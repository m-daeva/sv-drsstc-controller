==> flow/design.v <==
module int_gen #(parameter
								 CLK_MHZ = 100,
								 PAR_MAX_VAL = 255
								)
			 (
				 input wire clk,
				 input wire[$clog2(PAR_MAX_VAL+1)-1:0] freq_par,
				 input wire[$clog2(PAR_MAX_VAL+1)-1:0] pw_par,
				 output wire out
			 );
localparam k = 100;
reg[$clog2(100 * CLK_MHZ+1)-1:0] cnt = 0;  
always @(posedge clk) begin
	if (cnt) cnt <= cnt - 1;
	else begin
		case(freq_par)
			8'd1: cnt <= 17'd99999; 
8'd2: cnt <= 17'd49999; 
8'd3: cnt <= 17'd33332; 
8'd4: cnt <= 17'd24999; 
8'd5: cnt <= 17'd19999; 
8'd6: cnt <= 17'd16666; 
8'd7: cnt <= 17'd14285; 
8'd8: cnt <= 17'd12499; 
8'd9: cnt <= 17'd11110; 
8'd10: cnt <= 17'd9999; 
8'd11: cnt <= 17'd9090; 
8'd12: cnt <= 17'd8332; 
8'd13: cnt <= 17'd7691; 
8'd14: cnt <= 17'd7142; 
8'd15: cnt <= 17'd6666; 
8'd16: cnt <= 17'd6249; 
8'd17: cnt <= 17'd5881; 
8'd18: cnt <= 17'd5555; 
8'd19: cnt <= 17'd5262; 
8'd20: cnt <= 17'd4999; 
8'd21: cnt <= 17'd4761; 
8'd22: cnt <= 17'd4544; 
8'd23: cnt <= 17'd4347; 
8'd24: cnt <= 17'd4166; 
8'd25: cnt <= 17'd3999; 
8'd26: cnt <= 17'd3845; 
8'd27: cnt <= 17'd3703; 
8'd28: cnt <= 17'd3570; 
8'd29: cnt <= 17'd3447; 
8'd30: cnt <= 17'd3332; 
8'd31: cnt <= 17'd3225; 
8'd32: cnt <= 17'd3124; 
8'd33: cnt <= 17'd3029; 
8'd34: cnt <= 17'd2940; 
8'd35: cnt <= 17'd2856; 
8'd36: cnt <= 17'd2777; 
8'd37: cnt <= 17'd2702; 
8'd38: cnt <= 17'd2631; 
8'd39: cnt <= 17'd2563; 
8'd40: cnt <= 17'd2499; 
8'd41: cnt <= 17'd2438; 
8'd42: cnt <= 17'd2380; 
8'd43: cnt <= 17'd2325; 
8'd44: cnt <= 17'd2272; 
8'd45: cnt <= 17'd2221; 
8'd46: cnt <= 17'd2173; 
8'd47: cnt <= 17'd2127; 
8'd48: cnt <= 17'd2082; 
8'd49: cnt <= 17'd2040; 
8'd50: cnt <= 17'd1999; 
8'd51: cnt <= 17'd1960; 
8'd52: cnt <= 17'd1922; 
8'd53: cnt <= 17'd1886; 
8'd54: cnt <= 17'd1851; 
8'd55: cnt <= 17'd1817; 
8'd56: cnt <= 17'd1785; 
8'd57: cnt <= 17'd1753; 
8'd58: cnt <= 17'd1723; 
8'd59: cnt <= 17'd1694; 
8'd60: cnt <= 17'd1666; 
8'd61: cnt <= 17'd1638; 
8'd62: cnt <= 17'd1612; 
8'd63: cnt <= 17'd1586; 
8'd64: cnt <= 17'd1562; 
8'd65: cnt <= 17'd1537; 
8'd66: cnt <= 17'd1514; 
8'd67: cnt <= 17'd1492; 
8'd68: cnt <= 17'd1470; 
8'd69: cnt <= 17'd1448; 
8'd70: cnt <= 17'd1428; 
8'd71: cnt <= 17'd1407; 
8'd72: cnt <= 17'd1388; 
8'd73: cnt <= 17'd1369; 
8'd74: cnt <= 17'd1350; 
8'd75: cnt <= 17'd1332; 
8'd76: cnt <= 17'd1315; 
8'd77: cnt <= 17'd1298; 
8'd78: cnt <= 17'd1281; 
8'd79: cnt <= 17'd1265; 
8'd80: cnt <= 17'd1249; 
8'd81: cnt <= 17'd1234; 
8'd82: cnt <= 17'd1219; 
8'd83: cnt <= 17'd1204; 
8'd84: cnt <= 17'd1189; 
8'd85: cnt <= 17'd1175; 
8'd86: cnt <= 17'd1162; 
8'd87: cnt <= 17'd1148; 
8'd88: cnt <= 17'd1135; 
8'd89: cnt <= 17'd1123; 
8'd90: cnt <= 17'd1110; 
8'd91: cnt <= 17'd1098; 
8'd92: cnt <= 17'd1086; 
8'd93: cnt <= 17'd1074; 
8'd94: cnt <= 17'd1063; 
8'd95: cnt <= 17'd1052; 
8'd96: cnt <= 17'd1041; 
8'd97: cnt <= 17'd1030; 
8'd98: cnt <= 17'd1019; 
8'd99: cnt <= 17'd1009; 
8'd100: cnt <= 17'd999; 
8'd101: cnt <= 17'd989; 
8'd102: cnt <= 17'd979; 
8'd103: cnt <= 17'd970; 
8'd104: cnt <= 17'd961; 
8'd105: cnt <= 17'd951; 
8'd106: cnt <= 17'd942; 
8'd107: cnt <= 17'd934; 
8'd108: cnt <= 17'd925; 
8'd109: cnt <= 17'd916; 
8'd110: cnt <= 17'd908; 
8'd111: cnt <= 17'd900; 
8'd112: cnt <= 17'd892; 
8'd113: cnt <= 17'd884; 
8'd114: cnt <= 17'd876; 
8'd115: cnt <= 17'd869; 
8'd116: cnt <= 17'd861; 
8'd117: cnt <= 17'd854; 
8'd118: cnt <= 17'd846; 
8'd119: cnt <= 17'd839; 
8'd120: cnt <= 17'd832; 
8'd121: cnt <= 17'd825; 
8'd122: cnt <= 17'd819; 
8'd123: cnt <= 17'd812; 
8'd124: cnt <= 17'd805; 
8'd125: cnt <= 17'd799; 
8'd126: cnt <= 17'd793; 
8'd127: cnt <= 17'd786; 
8'd128: cnt <= 17'd780; 
8'd129: cnt <= 17'd774; 
8'd130: cnt <= 17'd768; 
8'd131: cnt <= 17'd762; 
8'd132: cnt <= 17'd757; 
8'd133: cnt <= 17'd751; 
8'd134: cnt <= 17'd745; 
8'd135: cnt <= 17'd740; 
8'd136: cnt <= 17'd734; 
8'd137: cnt <= 17'd729; 
8'd138: cnt <= 17'd724; 
8'd139: cnt <= 17'd718; 
8'd140: cnt <= 17'd713; 
8'd141: cnt <= 17'd708; 
8'd142: cnt <= 17'd703; 
8'd143: cnt <= 17'd698; 
8'd144: cnt <= 17'd693; 
8'd145: cnt <= 17'd689; 
8'd146: cnt <= 17'd684; 
8'd147: cnt <= 17'd679; 
8'd148: cnt <= 17'd675; 
8'd149: cnt <= 17'd670; 
8'd150: cnt <= 17'd666; 
8'd151: cnt <= 17'd661; 
8'd152: cnt <= 17'd657; 
8'd153: cnt <= 17'd653; 
8'd154: cnt <= 17'd648; 
8'd155: cnt <= 17'd644; 
8'd156: cnt <= 17'd640; 
8'd157: cnt <= 17'd636; 
8'd158: cnt <= 17'd632; 
8'd159: cnt <= 17'd628; 
8'd160: cnt <= 17'd624; 
8'd161: cnt <= 17'd620; 
8'd162: cnt <= 17'd616; 
8'd163: cnt <= 17'd612; 
8'd164: cnt <= 17'd609; 
8'd165: cnt <= 17'd605; 
8'd166: cnt <= 17'd601; 
8'd167: cnt <= 17'd598; 
8'd168: cnt <= 17'd594; 
8'd169: cnt <= 17'd591; 
8'd170: cnt <= 17'd587; 
8'd171: cnt <= 17'd584; 
8'd172: cnt <= 17'd580; 
8'd173: cnt <= 17'd577; 
8'd174: cnt <= 17'd574; 
8'd175: cnt <= 17'd570; 
8'd176: cnt <= 17'd567; 
8'd177: cnt <= 17'd564; 
8'd178: cnt <= 17'd561; 
8'd179: cnt <= 17'd558; 
8'd180: cnt <= 17'd555; 
8'd181: cnt <= 17'd551; 
8'd182: cnt <= 17'd548; 
8'd183: cnt <= 17'd545; 
8'd184: cnt <= 17'd542; 
8'd185: cnt <= 17'd540; 
8'd186: cnt <= 17'd537; 
8'd187: cnt <= 17'd534; 
8'd188: cnt <= 17'd531; 
8'd189: cnt <= 17'd528; 
8'd190: cnt <= 17'd525; 
8'd191: cnt <= 17'd523; 
8'd192: cnt <= 17'd520; 
8'd193: cnt <= 17'd517; 
8'd194: cnt <= 17'd514; 
8'd195: cnt <= 17'd512; 
8'd196: cnt <= 17'd509; 
8'd197: cnt <= 17'd507; 
8'd198: cnt <= 17'd504; 
8'd199: cnt <= 17'd502; 
8'd200: cnt <= 17'd499; 
8'd201: cnt <= 17'd497; 
8'd202: cnt <= 17'd494; 
8'd203: cnt <= 17'd492; 
8'd204: cnt <= 17'd489; 
8'd205: cnt <= 17'd487; 
8'd206: cnt <= 17'd484; 
8'd207: cnt <= 17'd482; 
8'd208: cnt <= 17'd480; 
8'd209: cnt <= 17'd477; 
8'd210: cnt <= 17'd475; 
8'd211: cnt <= 17'd473; 
8'd212: cnt <= 17'd471; 
8'd213: cnt <= 17'd468; 
8'd214: cnt <= 17'd466; 
8'd215: cnt <= 17'd464; 
8'd216: cnt <= 17'd462; 
8'd217: cnt <= 17'd460; 
8'd218: cnt <= 17'd458; 
8'd219: cnt <= 17'd456; 
8'd220: cnt <= 17'd454; 
8'd221: cnt <= 17'd451; 
8'd222: cnt <= 17'd449; 
8'd223: cnt <= 17'd447; 
8'd224: cnt <= 17'd445; 
8'd225: cnt <= 17'd443; 
8'd226: cnt <= 17'd441; 
8'd227: cnt <= 17'd440; 
8'd228: cnt <= 17'd438; 
8'd229: cnt <= 17'd436; 
8'd230: cnt <= 17'd434; 
8'd231: cnt <= 17'd432; 
8'd232: cnt <= 17'd430; 
8'd233: cnt <= 17'd428; 
8'd234: cnt <= 17'd426; 
8'd235: cnt <= 17'd425; 
8'd236: cnt <= 17'd423; 
8'd237: cnt <= 17'd421; 
8'd238: cnt <= 17'd419; 
8'd239: cnt <= 17'd417; 
8'd240: cnt <= 17'd416; 
8'd241: cnt <= 17'd414; 
8'd242: cnt <= 17'd412; 
8'd243: cnt <= 17'd411; 
8'd244: cnt <= 17'd409; 
8'd245: cnt <= 17'd407; 
8'd246: cnt <= 17'd406; 
8'd247: cnt <= 17'd404; 
8'd248: cnt <= 17'd402; 
8'd249: cnt <= 17'd401; 
8'd250: cnt <= 17'd399; 
8'd251: cnt <= 17'd397; 
8'd252: cnt <= 17'd396; 
8'd253: cnt <= 17'd394; 
8'd254: cnt <= 17'd393; 
8'd255: cnt <= 17'd391;
		endcase
	end
end
assign out = cnt < k * pw_par;
endmodule
---- Step by step through the tools: int_gen ----
What the tools print for int_gen, step after step.
Line numbers count from 1 in the design file above.
Operators carry their Yosys type and port widths (W data, S select, Z words).
Cell names lack the library's common part.
A cell with - has no value.
design
  top ..................................... int_gen
  clock ................................... clk
  standard-cell library ................... sky130hd
  timing corner ........................... tt_025C_1v80

---- Word level ----
Counts by Yosys on the flattened word-level netlist (proc, flatten, opt, wreduce; memories kept). Register bits leave out memories and registers merged into their read ports (data or address). Print and check cells are left out. Cells with the same type and inputs are merged into one.
operators by class
  $add $sub $neg .......................... 1
  multiply operators ...................... 1
  $lt $le $gt $ge ......................... 1
  eq/ne operators ......................... 255
  mux-type cells .......................... 2
  reductions and logical operators ........ 3
operator list
  cell                     number
  $pmux W14 S254           1
  $eq A8 B8 Y1 const B     128
  $eq A8 B7 Y1 const B     64
  $eq A8 B6 Y1 const B     32
  $reduce_bool A255 Y1     1
  $eq A8 B5 Y1 const B     16
  $mul A5 B8 Y13 const A   1
  $eq A8 B4 Y1 const B     8
  $eq A8 B3 Y1 const B     4
  $eq A8 B2 Y1 const B     2
  $lt A14 B15 Y1           1
  $sub A14 B1 Y14 const B  1
  $reduce_bool A14 Y1      1
  $mux W14                 1
  $eq A8 B1 Y1 const B     1
  $reduce_or A2 Y1         1
word-level totals
  register bits ........................... 14
  input bits .............................. 17
  output and inout bits ................... 1
  word-level cells ........................ 264

---- Logic depth ----
Yosys ltp: most cells in a row. Word level: on the elaborated netlist, between registers, memories and ports. Mapped: between sequential cells and ports; inverters and the memories' decode and read muxes count.
logic depth
  depth in word-level cells ............... 4
  ABC_AREA ................................ 0
  mapped depth ............................ 16
  depth with buffers taken out ............ 16

---- Synthesis result ----
Source: synth_stat.txt of the flow (Yosys; design flattened, memories mapped). It holds for the ABC_AREA given above (unset counts as 0); a run with the other value may have another netlist.
cells by type
  cell type  number  area in all (µm²)
  ha_1       40      500.48
  edfxtp_1   14      420.403
  a21oi_1    71      355.341
  o21ai_0    61      305.293
  nand2_1    79      296.534
  buf_2      47      235.226
  nand3_1    37      185.178
  nor2_1     46      172.666
  nor3_1     31      155.149
  clkbuf_1   33      123.869
  a32oi_1    14      122.618
  o22ai_1    19      118.864
  a211oi_1   15      112.608
  a31oi_1    17      106.352
  nor4_1     17      106.352
  nand2b_1   16      100.096
  nor2b_1    16      100.096
  inv_1      26      97.594
Not listed: further types 59, cells in them 257.
synthesis totals
  standard cells after synthesis .......... 856
  synthesis area .......................... 5775.5 µm²
  sequential part of the area ............. 420.4 µm²
  flip-flop cells ......................... 14
  buffer cells ............................ 100

---- Timing after synthesis ----
Path of least setup slack by OpenSTA after synthesis, without wires, with an ideal clock, recovery checks aside; 20% of the period is set as input and as output delay. Where synthesis merged equal registers, the netlist keeps one of their names.
path post-synthesis
  path type ............................... input port to output port
  start point ............................. input port pw_par[2]
  end point ............................... output port out
  clock period ............................ 7.51 ns
  external input delay .................... 1.502 ns
  external output delay ................... 1.502 ns
  launch time at the first pin ............ 1.502 ns
  data arrival time ....................... 4.673 ns
  data required time ...................... 6.008 ns
  setup slack ............................. 1.335 ns
  path delay .............................. 3.171 ns
  stages .................................. 15
  buffers on the path ..................... 0
  period reached after synthesis .......... 6.175 ns
"path delay" = arrival - input delay + setup time.
A path that ends at an output port has no setup time.
"stages": output pins that drive a net of the path, with the launching flip-flop's if there is one; two outputs of one cell count as two.
"period reached after synthesis" = period - worst setup slack (recovery checks aside). The figure is calculated, with input and output delays left at 20% of the set period.
Between the ends stands the longest chain of elaborated cells between them, by number of cells; it is not shown to be the way that was timed. Of several equally long chains one is given.
Each line given opens the expression or statement behind the cell; cells for indexed reads and writes are added by Yosys, which also makes memories of some case tables.
on the way, post-synthesis
  cells stage by stage .................... ha_1 > ha_1 > fa_1 > ha_1 > nor2b_1 > o21ai_0 > a21boi_0 > o21ai_0 > nand2b_1 > xnor2_1 > ha_1 > o21a_1 > o21ai_0 > nor3_1 > o31ai_1
  length of the longest elaborated chain .. 2
  elaborated cells on any way between the ends .. 2
  RTL lines with such cells ............... 1
  those cells by class .................... mul: 1; compare: 1
RTL lines, path post-synthesis
  element         line  RTL
  from (decl)     8     input wire[$clog2(PAR_MAX_VAL+1)-1:0] pw_par,
  $mul A5 B8 Y13  275   assign out = cnt < k * pw_par;
  $lt A14 B15 Y1  275
  to (decl)       9     output wire out

---- Worst path after layout ----
Path of least setup slack in the final report of job 1 (OpenROAD, finished layout, wires in). Where an end is a register, its clock arrival counts in the times.
path post-layout
  path type ............................... input port to output port
  start point ............................. input port pw_par[2]
  end point ............................... output port out
  clock period ............................ 5.35 ns
  external input delay .................... 1.07 ns
  external output delay ................... 1.07 ns
  launch time at the first pin ............ 1.07 ns
  data arrival time ....................... 4.23 ns
  data required time ...................... 4.28 ns
  setup slack ............................. 0.05 ns
  stages .................................. 17
  buffers on the path ..................... 2
Between the ends stands the longest chain of elaborated cells between them, by number of cells; it is not shown to be the way that was timed. Of several equally long chains one is given.
on the way, post-layout
  cells stage by stage .................... buf_8 > ha_4 > ha_4 > fa_1 > ha_1 > nor2b_4 > o21ai_4 > a21boi_1 > o21ai_1 > nand2b_1 > xnor2_2 > ha_1 > o21a_1 > o21ai_2 > nor3_2 > o31ai_1 > buf_2
  length of the longest elaborated chain .. 2
  elaborated cells on any way between the ends .. 2
  RTL lines with such cells ............... 1
  those cells by class .................... mul: 1; compare: 1
RTL lines, path post-layout
  element         line  RTL
  from (decl)     8     input wire[$clog2(PAR_MAX_VAL+1)-1:0] pw_par,
  $mul A5 B8 Y13  275   assign out = cnt < k * pw_par;
  $lt A14 B15 Y1  275
  to (decl)       9     output wire out

FLOW RESULTS
============

Record of 2 stored runs of the RTL-to-layout flow on int_gen, platform sky130hd. The runs are unordered. Constraints: input delay and output delay 20% of the set period each, output load 0.01 pF.
By "achieved clock period (ns)" is meant the clock period of the run minus its worst setup slack. This is arithmetic on one report: input and output delays are still those of the set period (20% each).
By "worst setup path time (ns)" is meant the share of the clock period that the worst setup path is allowed (20% is reserved at inputs, 20% at outputs), minus its slack. Clock arrival times at its registers enter into it.
"finish__power__total" rests on the timing tool's default activity at the inputs, not on a simulated workload.

Flow files of job 1
==> flow/run.sh <==
#!/bin/bash
# the make line also repeats the synthesis and layout settings of config.mk as NAME=value (left out here)
make -C /OpenROAD-flow-scripts/flow DESIGN_CONFIG=/design/flow/config.mk WORK_HOME=/design/flow/orfs CLKGATE_MAP_FILE= finish
==> flow/config.mk <==
export PLATFORM = sky130hd
export DESIGN_NAME = int_gen
export DESIGN_NICKNAME = int_gen
export VERILOG_FILES = /design/flow/design.v
export SDC_FILE = /design/flow/constraint.sdc
export NUM_CORES = 4
export LEC_CHECK = 0
export CAP_MARGIN = 20
export CORE_MARGIN = 2
export CORE_UTILIZATION = 30
export SLEW_MARGIN = 20
==> flow/constraint.sdc <==
create_clock -name core_clock -period 5.35 [get_ports {clk}]
set_input_delay 1.0700 -clock core_clock [delete_from_list [all_inputs] [get_ports {clk}]]
set_output_delay 1.0700 -clock core_clock [all_outputs]
set_load 0.01 [all_outputs]

report of job 1
yosys chip area after synthesis (um^2): 5775.5
finish__design__die__area: 20377.6
finish__design__instance__area__stdcell: 6542.5
finish__design__instance__utilization: 0.3486
finish__timing__setup__ws: 0.053
finish__timing__setup__tns: 0.000
finish__timing__hold__ws: 0.699
finish__power__total: 1.114e-03
achieved clock period (ns): 5.297
worst setup path time (ns): 3.16
worst setup path kind: input port to output port

Flow files of job 2
==> flow/run.sh <==
#!/bin/bash
# the make line also repeats the synthesis and layout settings of config.mk as NAME=value (left out here)
make -C /OpenROAD-flow-scripts/flow DESIGN_CONFIG=/design/flow/config.mk WORK_HOME=/design/flow/orfs CLKGATE_MAP_FILE= finish
==> flow/config.mk <==
export PLATFORM = sky130hd
export DESIGN_NAME = int_gen
export DESIGN_NICKNAME = int_gen
export VERILOG_FILES = /design/flow/design.v
export SDC_FILE = /design/flow/constraint.sdc
export NUM_CORES = 4
export LEC_CHECK = 0
export ABC_AREA = 1
export CAP_MARGIN = 20
export CELL_PAD_IN_SITES_DETAIL_PLACEMENT = 0
export CORE_ASPECT_RATIO = 0.87
export CORE_MARGIN = 8
export CORE_UTILIZATION = 20
export CTS_CLUSTER_DIAMETER = 96
export CTS_CLUSTER_SIZE = 31
export GPL_ROUTABILITY_DRIVEN = 1
export SETUP_SLACK_MARGIN = 1.51
export SLEW_MARGIN = 20
==> flow/constraint.sdc <==
create_clock -name core_clock -period 6.41 [get_ports {clk}]
set_input_delay 1.2820 -clock core_clock [delete_from_list [all_inputs] [get_ports {clk}]]
set_output_delay 1.2820 -clock core_clock [all_outputs]
set_load 0.01 [all_outputs]

report of job 2
yosys chip area after synthesis (um^2): 5569.1
finish__design__die__area: 33453.6
finish__design__instance__area__stdcell: 6625.1
finish__design__instance__utilization: 0.2394
finish__timing__setup__ws: 1.004
finish__timing__setup__tns: 0.000
finish__timing__hold__ws: 0.647
finish__power__total: 7.926e-04
achieved clock period (ns): 5.406
worst setup path time (ns): 2.84
worst setup path kind: input port to output port
